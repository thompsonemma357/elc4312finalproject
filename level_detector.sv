==> flow/design.v <==
`timescale 1ns / 1ps
module level_detector(
    input logic clk,
    input logic rst,
    input logic signed[15:0] sample_in,
    input logic sample_valid,
    input logic [15:0] threshold,
    output logic [15:0] level,
    output logic above_thresh,
    output logic level_ready
    );
   logic [15:0] abs_sample, peak, n_peak;
   logic [8:0]  cnt, n_cnt;
   logic [15:0] temp_level, n_temp_level;
   logic l_ready, n_l_ready;
   logic a_thresh, n_a_thresh;
    always_ff @(posedge clk or posedge rst) begin
        if (rst) begin
            cnt         <= '0;
            peak        <= '0;
            temp_level       <= '0;
            l_ready <= 0;
            a_thresh <= 0;
        end else begin
            cnt <= n_cnt;
            peak <= n_peak;
            temp_level <= n_temp_level;
            l_ready <= n_l_ready;
            a_thresh <= n_a_thresh;
        end
    end
    always_comb begin
        n_l_ready = 0;
        n_a_thresh = (level >= threshold);
        abs_sample = sample_in[15] ? (~sample_in + 1'b1) : sample_in;
        n_cnt = cnt;
        n_peak = peak;
        n_temp_level = temp_level;
        if (sample_valid) begin
            n_cnt = cnt + 1'b1;
            if (abs_sample > peak) 
                n_peak = abs_sample;
            if (&cnt) begin
                n_temp_level = peak;
                n_l_ready = 1'b1;
                n_peak = '0;
           end
       end
   end
   assign level = temp_level;
   assign above_thresh = a_thresh;
   assign level_ready = l_ready;
endmodule
* Tool chain data of level_detector *
What the tools print for level_detector, step after step.
Line numbers count from 1 in the design file above.
Operators: Yosys type, input widths -> output width; for muxes data width and select width s.
Library cell names are shortened.
A cell with - has no value.

inputs
  top = level_detector
  clock port = clk
  library = sky130hd
  corner = tt_025C_1v80

* After elaboration *
Counts by Yosys on the flattened word-level netlist (proc, flatten, opt, wreduce; memories kept). Register bits leave out memories and registers merged into their read ports (data or address). Print and check cells are left out. Cells with the same type and inputs are merged into one.

word-level totals
  flip-flop bits (word level) = 43
  input bits = 35
  output and inout port bits = 18
  elaborated cells = 19

operators by class
  add/subtract/negate cells = 2
  order comparisons = 2
  multiplexer cells = 5
  bitwise gates (word level) = 1
  reduce/logical cells = 4

operators with widths
  cell                   count
  $mux 16                3
  $add 16x1->16 const B  1
  $ge 16x16->1           1
  $gt 16x16->1           1
  $not 16->16            1
  $reduce_and 10->1      1
  $add 9x1->9 const B    1
  $reduce_and 9->1       1
  $reduce_and 2->1       1
  $reduce_bool 2->1      1
  $mux 1                 2

* Depth *
Depth = most cells in a row (Yosys ltp): at word level without a register or memory, in the mapped netlist without a sequential cell, where the memories' decode and read muxes count.

logic depth
  depth after elaboration = 6
  ABC_AREA = 0
  mapped depth = 14
  gate-level depth less buffers = 13

* Synthesis result *
The flow's flattened synthesis, as Yosys stat reports it; memories are mapped. The netlist is that of the ABC_AREA named above (0 if unset); the other value can give another one.

synthesis totals
  standard cells after synthesis = 299
  synthesis area = 2767.7 µm²
  area of sequential cells = 1076.0 µm²
  mapped flip-flops = 43
  buffer cells = 8

cell types
  cell       count  area in all (µm²)
  dfrtp_1    43     1.08E+03
  ha_1       35     437.92
  nand2_1    49     183.926
  xnor2_1    17     148.893
  inv_1      39     146.39
  o2bb2ai_1  14     122.618
  o21ai_0    23     115.11
  a21oi_1    11     55.053
  nand4_1    6      37.536
  mux2_2     3      33.782
  a21o_1     4      30.029
  o31ai_1    4      30.029
  xor2_1     3      26.275
  nand2b_1   4      25.024
  nand3_1    5      25.024
  clkbuf_1   6      22.522
  nor2_1     6      22.522
  o21a_1     3      22.522

Not listed: further types 19, cells in them 24.

* Worst setup path after synthesis *
Source: OpenSTA report_checks on the synthesized netlist (no wires, ideal clock, input and output delay 20% of the period each), path of least setup slack; recovery checks are left aside. Register names are those of the netlist, which keeps one name where synthesis merged equal registers.

timing post-synthesis
  path type = input to register
  start = input port sample_in[4]
  end = register peak[10]
  period = 5.17 ns
  external input delay = 1.034 ns
  library setup time = 0.078 ns
  launch time at the first pin = 1.034 ns
  arrival time = 3.858 ns
  data required time = 5.092 ns
  path slack = 1.235 ns
  path delay = 2.902 ns
  stages on the path = 12
  path buffers = 1
  synthesis period reached = 3.935 ns

"path delay" = arrival - input delay + setup time.
"stages on the path": output pins that drive a net of the path, with the launching flip-flop's if there is one; two outputs of one cell count as two.
"synthesis period reached" is the clock period less the worst setup slack; recovery checks do not enter. This is arithmetic on one report: input and output delays are still those of the set period (20% each).
The rows between start and end are the longest chain of elaborated cells between them; the timing report does not say that the signal goes this way. Where chains are equally long, one stands for them.
Each line given opens the expression or statement behind the cell; cells for indexed reads and writes are added by Yosys, which also makes memories of some case tables.

between the ends, post-synthesis
  cells stage by stage = nor3_1 nor4b_1 nand2_1 o31ai_1 xnor2_1 ha_1 nand4_2 or4_4 o211a_4 nor3_4 buf_6 o2bb2ai_1
  cells in the longest elaborated chain = 6
  elaborated cells on any way between the ends = 8
  source lines of those cells = 3
  those cells by class = add/sub (1); compare (1); mux (3); logic (1); reduce/logical (2)

RTL lines, path post-synthesis
  element             line  RTL
  start: declaration  5     input logic signed[15:0] sample_in,
  $not 16->16         35    abs_sample = sample_in[15] ? (~sample_in + 1'b1) : sample_in;
  $add 16x1->16       35
  $mux 16             35
  $gt 16x16->1        41    if (abs_sample > peak)
  $mux 16             41
  $mux 16             43    if (&cnt) begin
  end: assignment     20    peak        <= '0;
  end: assignment     26    peak <= n_peak;
  end: declaration    12    logic [15:0] abs_sample, peak, n_peak;

* Path in the finished layout *
Path of least setup slack in the final report of flow run A (OpenROAD, finished layout, wires in). Where an end is a register, its clock arrival counts in the times.

timing after layout
  path type = input to register
  start = input port sample_in[9]
  end = register peak[14]
  period = 3.12 ns
  external input delay = 0.62 ns
  library setup time = 0.11 ns
  launch time at the first pin = 0.62 ns
  arrival time = 3.46 ns
  data required time = 3.30 ns
  path slack = -0.17 ns
  stages on the path = 19
  path buffers = 14

The rows between start and end are the longest chain of elaborated cells between them; the timing report does not say that the signal goes this way. Where chains are equally long, one stands for them.

between the ends, after layout
  cells stage by stage = buf_6 or3_4 or3_4 o21ai_4 xnor2_2 buf_4 buf_4 buf_4 buf_4 buf_4 buf_4 buf_4 buf_4 buf_4 buf_4 buf_4 buf_4 buf_4 o2bb2ai_2
  cells in the longest elaborated chain = 6
  elaborated cells on any way between the ends = 8
  source lines of those cells = 3
  those cells by class = add/sub (1); compare (1); mux (3); logic (1); reduce/logical (2)

RTL lines, path after layout
  element             line  RTL
  start: declaration  5     input logic signed[15:0] sample_in,
  $not 16->16         35    abs_sample = sample_in[15] ? (~sample_in + 1'b1) : sample_in;
  $add 16x1->16       35
  $mux 16             35
  $gt 16x16->1        41    if (abs_sample > peak)
  $mux 16             41
  $mux 16             43    if (&cnt) begin
  end: assignment     20    peak        <= '0;
  end: assignment     26    peak <= n_peak;
  end: declaration    12    logic [15:0] abs_sample, peak, n_peak;

==> runs of level_detector <==
Stored flow runs of level_detector (2 of them; Yosys, OpenROAD, sky130hd). They differ in their settings and are not a sequence. Constraints: input delay and output delay 20% of the set period each, output load 0.01 pF.
By "achieved clock period (ns)" is meant the clock period of the run minus its worst setup slack. This is arithmetic on one report: input and output delays are still those of the set period (20% each).
"worst setup path time (ns)" means the part of the period allowed to the worst setup path (the constraints hold back 20% at inputs and 20% at outputs) less its slack; where the path has registers, the arrival times of their clocks count too.
By "finish__power__total" is meant OpenSTA's value without simulated activity: inputs other than the clock are taken to toggle once in ten clock periods, and the tool carries that through the logic.

settings of flow run A
{
  "period_ns": 3.12,
  "CORE_UTILIZATION": 19,
  "SETUP_SLACK_MARGIN": 0.19,
  "PLACE_DENSITY": 0.37,
  "CORE_ASPECT_RATIO": 1.52,
  "CORE_MARGIN": 2,
  "CELL_PAD_IN_SITES_DETAIL_PLACEMENT": 0,
  "TNS_END_PERCENT": 85,
  "GPL_TIMING_DRIVEN": 1,
  "GPL_ROUTABILITY_DRIVEN": 1,
  "CTS_CLUSTER_SIZE": 92,
  "SLEW_MARGIN": 10,
  "CAP_MARGIN": 20
}
report of flow run A
yosys chip area after synthesis (um^2): 2767.7
finish__design__die__area: 15569.6
finish__design__instance__area__stdcell: 4559.4
finish__design__instance__utilization: 0.3183
finish__timing__setup__ws: -0.169
finish__timing__setup__tns: -1.650
finish__timing__hold__ws: 0.478
finish__power__total: 2.356e-03
achieved clock period (ns): 3.289
worst setup path time (ns): 2.67
worst setup path kind: input to register

settings of flow run B
{
  "period_ns": 4.46,
  "CORE_UTILIZATION": 51,
  "PLACE_DENSITY_LB_ADDON": 0.26,
  "CORE_MARGIN": 9,
  "CELL_PAD_IN_SITES_DETAIL_PLACEMENT": 0,
  "TNS_END_PERCENT": 55,
  "GPL_ROUTABILITY_DRIVEN": 0,
  "CTS_CLUSTER_SIZE": 44,
  "CTS_CLUSTER_DIAMETER": 86,
  "CAP_MARGIN": 10,
  "MIN_ROUTING_LAYER": "met2",
  "MAX_ROUTING_LAYER": "met4",
  "SLEW_MARGIN": 20
}
report of flow run B
yosys chip area after synthesis (um^2): 2767.7
finish__design__die__area: 8402.5
finish__design__instance__area__stdcell: 3520.9
finish__design__instance__utilization: 0.6807
finish__timing__setup__ws: 0.314
finish__timing__setup__tns: 0.000
finish__timing__hold__ws: 0.486
finish__power__total: 1.369e-03
achieved clock period (ns): 4.146
worst setup path time (ns): 3.25
worst setup path kind: input to register
